==> flow/design.v <==
module pattern_detector (
    input  wire       clk,          
    input  wire       rst,          
    input  wire       data_in,       
    input  wire       input_valid,   
    input  wire [3:0] pattern,       
    input  wire       load_pattern,  
    output wire       match          
);
parameter [1:0] IDLE  = 2'b00;  
parameter [1:0] SHIFT = 2'b01;  
parameter [1:0] MATCH = 2'b10;  
reg [1:0] current_state;    
reg [1:0] next_state;       
reg [3:0] target_pattern;   
reg [3:0] shifter;          
reg [2:0] bit_count;        
reg       match_reg;        
assign match = match_reg;   
assign match_reg = (current_state == MATCH);  
always @(posedge clk or negedge rst) begin
    if (!rst) begin
        current_state   <= IDLE;
        shifter         <= 4'b0;
        target_pattern  <= 4'b0;
        bit_count       <= 3'd0;
    end else begin
        current_state <= next_state;
        if (load_pattern)
            target_pattern <= pattern;
        if (input_valid && (current_state == SHIFT || current_state == MATCH)) begin
            shifter <= {data_in, shifter[3:1]};
            if (bit_count < 4)
                bit_count <= bit_count + 1;
        end else begin
            bit_count <= 3'd0;  
        end
    end
end
always @(*) begin
    next_state = current_state;  
    case (current_state)
        IDLE: begin
            next_state = load_pattern ? SHIFT : IDLE;  
        end
        SHIFT: begin
            if (input_valid) begin
                if ((bit_count >= 4) &&
                    (shifter[3:1] == target_pattern[2:0]) &&
                    (data_in == target_pattern[3]))
                    next_state = MATCH;
                else
                    next_state = SHIFT;
            end
        end
        MATCH: begin
            next_state = SHIFT;  
        end
        default: next_state = IDLE;  
    endcase
end
endmodule
Reports on pattern_detector
What the tools print for pattern_detector, step after step.
Line numbers count from 1 in the design file above.
The mark -- stands for no value.
- design top: pattern_detector
- clock: clk
- cell library: sky130hd
- library corner: tt_025C_1v80

Elaborated design
Counts by Yosys on the flattened word-level netlist (proc, flatten, opt, wreduce; memories kept). Register bits leave out memories and registers merged into their read ports (data or address). Print and check cells are left out. Cells with the same type and inputs are merged into one.
- noted register bits: 13
- bits in latches at 0
- memory bits (writable) at 0
- ROM bits at 0
- noted word width x clocked read ports: 0
- memories kept at 0
- bits of input ports: 9
- output and inout port bits: 1
- add/subtract/negate cells at 1
- $mul at 0
- div/mod/pow operators at 0
- $lt $le $gt $ge at 2
- noted eq/ne operators: 6
- noted shift operators: 0
- noted mux-type cells: 6
- noted bitwise operators: 0
- noted reductions and logical operators: 5
- operator list (operator ; number):
    case mux 2 bit (select 3 bit) ; 1
    2-to-1 mux 3 bit ; 2
    2-to-1 mux 2 bit ; 2
    logical AND 1 bit ; 3
    adder 3 x 1 -> 3 bit with constant B ; 1
    >= comparator 3 bit with constant B ; 1
    < comparator 3 bit with constant B ; 1
    equality test 3 bit ; 1
    equality test 2 x 1 -> 1 bit with constant B ; 1
    inequality test 2 x 1 -> 1 bit with constant B ; 1
    equality test 2 bit with constant B ; 1
    inequality test 2 bit with constant B ; 1
    logical NOT 2 bit ; 1
    equality test 1 bit ; 1
    logical OR 1 bit ; 1
    2-to-1 mux 1 bit ; 1

Depth
Depth = most cells in a row (Yosys ltp): at word level without a register or memory, in the mapped netlist without a sequential cell, where the memories' decode and read muxes count.
- depth after elaboration at 6
- ABC_AREA at 0
- noted gate-level depth with buffers: 4
- noted gate-level depth less buffers: 4

Mapped cells and area
Yosys stat after the flow's synthesis: flattened, memories mapped to cells. It holds for the ABC_AREA given above (unset counts as 0); a run with the other value may have another netlist.
Totals and module areas in this step are rounded.
- cells in the netlist at 43
- noted chip area (Yosys): 571 um2
- area of sequential cells at 327 um2
- flip-flops at 13
- noted buffer cells: 0
- cell types (cell ; number):
    sky130_fd_sc_hd__dfrtp_1 ; 12
    sky130_fd_sc_hd__mux2_2 ; 7
    sky130_fd_sc_hd__dfstp_2 ; 1
    sky130_fd_sc_hd__xnor2_1 ; 3
    sky130_fd_sc_hd__ha_1 ; 2
    sky130_fd_sc_hd__xor2_1 ; 2
    sky130_fd_sc_hd__o21ai_4 ; 1
    sky130_fd_sc_hd__nor2_1 ; 4
    sky130_fd_sc_hd__inv_1 ; 3
    sky130_fd_sc_hd__mux2i_1 ; 1
    sky130_fd_sc_hd__nand3_1 ; 2
    sky130_fd_sc_hd__a2bb2oi_1 ; 1
    sky130_fd_sc_hd__nand4b_1 ; 1
    sky130_fd_sc_hd__nor2b_1 ; 1
    sky130_fd_sc_hd__a21oi_1 ; 1
    sky130_fd_sc_hd__nor3_1 ; 1

Timing after synthesis
Path of least setup slack by OpenSTA after synthesis, without wires, with an ideal clock, recovery checks aside; 20% of the period is set as input and as output delay. Where synthesis merged equal registers, the netlist keeps one of their names.
- path type: register -> register
- start point: reg current_state
- end point: reg shifter[1]
- clock period at 1250 ps
- library setup time: 125 ps
- data arrival time at 961 ps
- noted path slack: 164 ps
- noted path delay: 1086 ps
- driving pins on the path at 3
- period reached after synthesis at 1086 ps
"path delay" = arrival - input delay + setup time.
"driving pins on the path": output pins that drive a net of the path, with the launching flip-flop's if there is one; two outputs of one cell count as two.
"period reached after synthesis" is the clock period less the worst setup slack; recovery checks do not enter. This is arithmetic on one report: input and output delays are still those of the set period (20% each).
An end named without its bit number is one bit of that signal or, where synthesis recoded a state register, one of its new flip-flops.
- cell sequence: sky130_fd_sc_hd__dfrtp_1 -> sky130_fd_sc_hd__o21ai_4 -> sky130_fd_sc_hd__mux2_2
- RTL lines, path after synthesis (what ; RTL line ; RTL):
    start: declaration ; 13 ; reg [1:0] current_state;
    start: assignment ; 23 ; current_state   <= IDLE;
    start: assignment ; 28 ; current_state <= next_state;
    end: assignment ; 24 ; shifter         <= 4'b0;
    end: assignment ; 32 ; shifter <= {data_in, shifter[3:1]};
    end: declaration ; 16 ; reg [3:0] shifter;
No chain of elaborated cells between the ends is given.

Timing after layout
Path of least setup slack in the final report of record 1 (OpenROAD, finished layout, wires in). Where an end is a register, its clock arrival counts in the times.
The report prints the path's times to 10 ps; the period is as set.
- path type: register -> register
- start point: reg current_state
- end point: reg shifter[2]
- clock period at 1240 ps
- library setup time: 110 ps
- data arrival time at 1310 ps
- noted path slack: 90 ps
- driving pins on the path at 4
An end named without its bit number is one bit of that signal or, where synthesis recoded a state register, one of its new flip-flops.
- cell sequence: sky130_fd_sc_hd__dfrtp_1 -> sky130_fd_sc_hd__buf_6 -> sky130_fd_sc_hd__o21ai_4 -> sky130_fd_sc_hd__mux2_2
- RTL lines, path after layout (what ; RTL line ; RTL):
    start: declaration ; 13 ; reg [1:0] current_state;
    start: assignment ; 23 ; current_state   <= IDLE;
    start: assignment ; 28 ; current_state <= next_state;
    end: assignment ; 24 ; shifter         <= 4'b0;
    end: assignment ; 32 ; shifter <= {data_in, shifter[3:1]};
    end: declaration ; 16 ; reg [3:0] shifter;
No chain of elaborated cells between the ends is given.

==> results <==
Record of 2 stored runs of the RTL-to-layout flow on pattern_detector, platform sky130hd. The runs are unordered. Constraints: input delay and output delay 20% of the set period each, output load 0.01 pF.
"achieved clock period" is the run's clock period less its worst setup slack. It is reckoned from that one timing run; input and output delays stay at 20% of the period that was set.
"time of the worst setup path" = time allowed to the worst setup path (clock period - input delay - output delay, where it has them) - its slack; a late launch clock adds to it, a late capture clock takes from it.
"time of the worst setup path" is known to 10 ps.
The results are shown rounded.

Record 1

==> flow/run.sh <==
#!/bin/bash
# the make line also repeats the synthesis and layout settings of config.mk as NAME=value (left out here)
make -C /OpenROAD-flow-scripts/flow DESIGN_CONFIG=/design/flow/config.mk WORK_HOME=/design/flow/orfs CLKGATE_MAP_FILE= finish
==> flow/config.mk <==
export PLATFORM = sky130hd
export DESIGN_NAME = pattern_detector
export DESIGN_NICKNAME = pattern_detector
export VERILOG_FILES = /design/flow/design.v
export SDC_FILE = /design/flow/constraint.sdc
export NUM_CORES = 4
export LEC_CHECK = 0
export CAP_MARGIN = 20
export CORE_MARGIN = 9
export CORE_UTILIZATION = 23
export CTS_CLUSTER_DIAMETER = 289
export GPL_TIMING_DRIVEN = 1
export MIN_ROUTING_LAYER = met2
export SETUP_SLACK_MARGIN = 0.24
export SLEW_MARGIN = 5
export TNS_END_PERCENT = 95
==> flow/constraint.sdc <==
create_clock -name core_clock -period 1.24 [get_ports {clk}]
set_input_delay 0.2480 -clock core_clock [delete_from_list [all_inputs] [get_ports {clk}]]
set_output_delay 0.2480 -clock core_clock [all_outputs]
set_load 0.01 [all_outputs]

Measured in record 1:
- noted the chip area in the Yosys report: 571 um2
- die area at 4,600 um2
- utilization at 35.2 %
- noted the smallest setup slack: 85 ps
- total negative slack: 0 ps
- achieved clock period: 1,155 ps
- time of the worst setup path: 1,150 ps
- worst path kind: register -> register

Record 2

==> flow/run.sh <==
#!/bin/bash
# the make line also repeats the synthesis and layout settings of config.mk as NAME=value (left out here)
make -C /OpenROAD-flow-scripts/flow DESIGN_CONFIG=/design/flow/config.mk WORK_HOME=/design/flow/orfs CLKGATE_MAP_FILE= finish
==> flow/config.mk <==
export PLATFORM = sky130hd
export DESIGN_NAME = pattern_detector
export DESIGN_NICKNAME = pattern_detector
export VERILOG_FILES = /design/flow/design.v
export SDC_FILE = /design/flow/constraint.sdc
export NUM_CORES = 4
export LEC_CHECK = 0
export CAP_MARGIN = 35
export CELL_PAD_IN_SITES_DETAIL_PLACEMENT = 0
export CELL_PAD_IN_SITES_GLOBAL_PLACEMENT = 0
export CORE_ASPECT_RATIO = 0.53
export CORE_MARGIN = 2
export CORE_UTILIZATION = 56
export CTS_CLUSTER_SIZE = 16
export HOLD_SLACK_MARGIN = 0.05
export MIN_ROUTING_LAYER = met2
export PLACE_DENSITY = 0.37
export SLEW_MARGIN = 20
==> flow/constraint.sdc <==
create_clock -name core_clock -period 0.923 [get_ports {clk}]
set_input_delay 0.1846 -clock core_clock [delete_from_list [all_inputs] [get_ports {clk}]]
set_output_delay 0.1846 -clock core_clock [all_outputs]
set_load 0.01 [all_outputs]

Record 2: no final report: floorplanning broke off with PDN-0185.
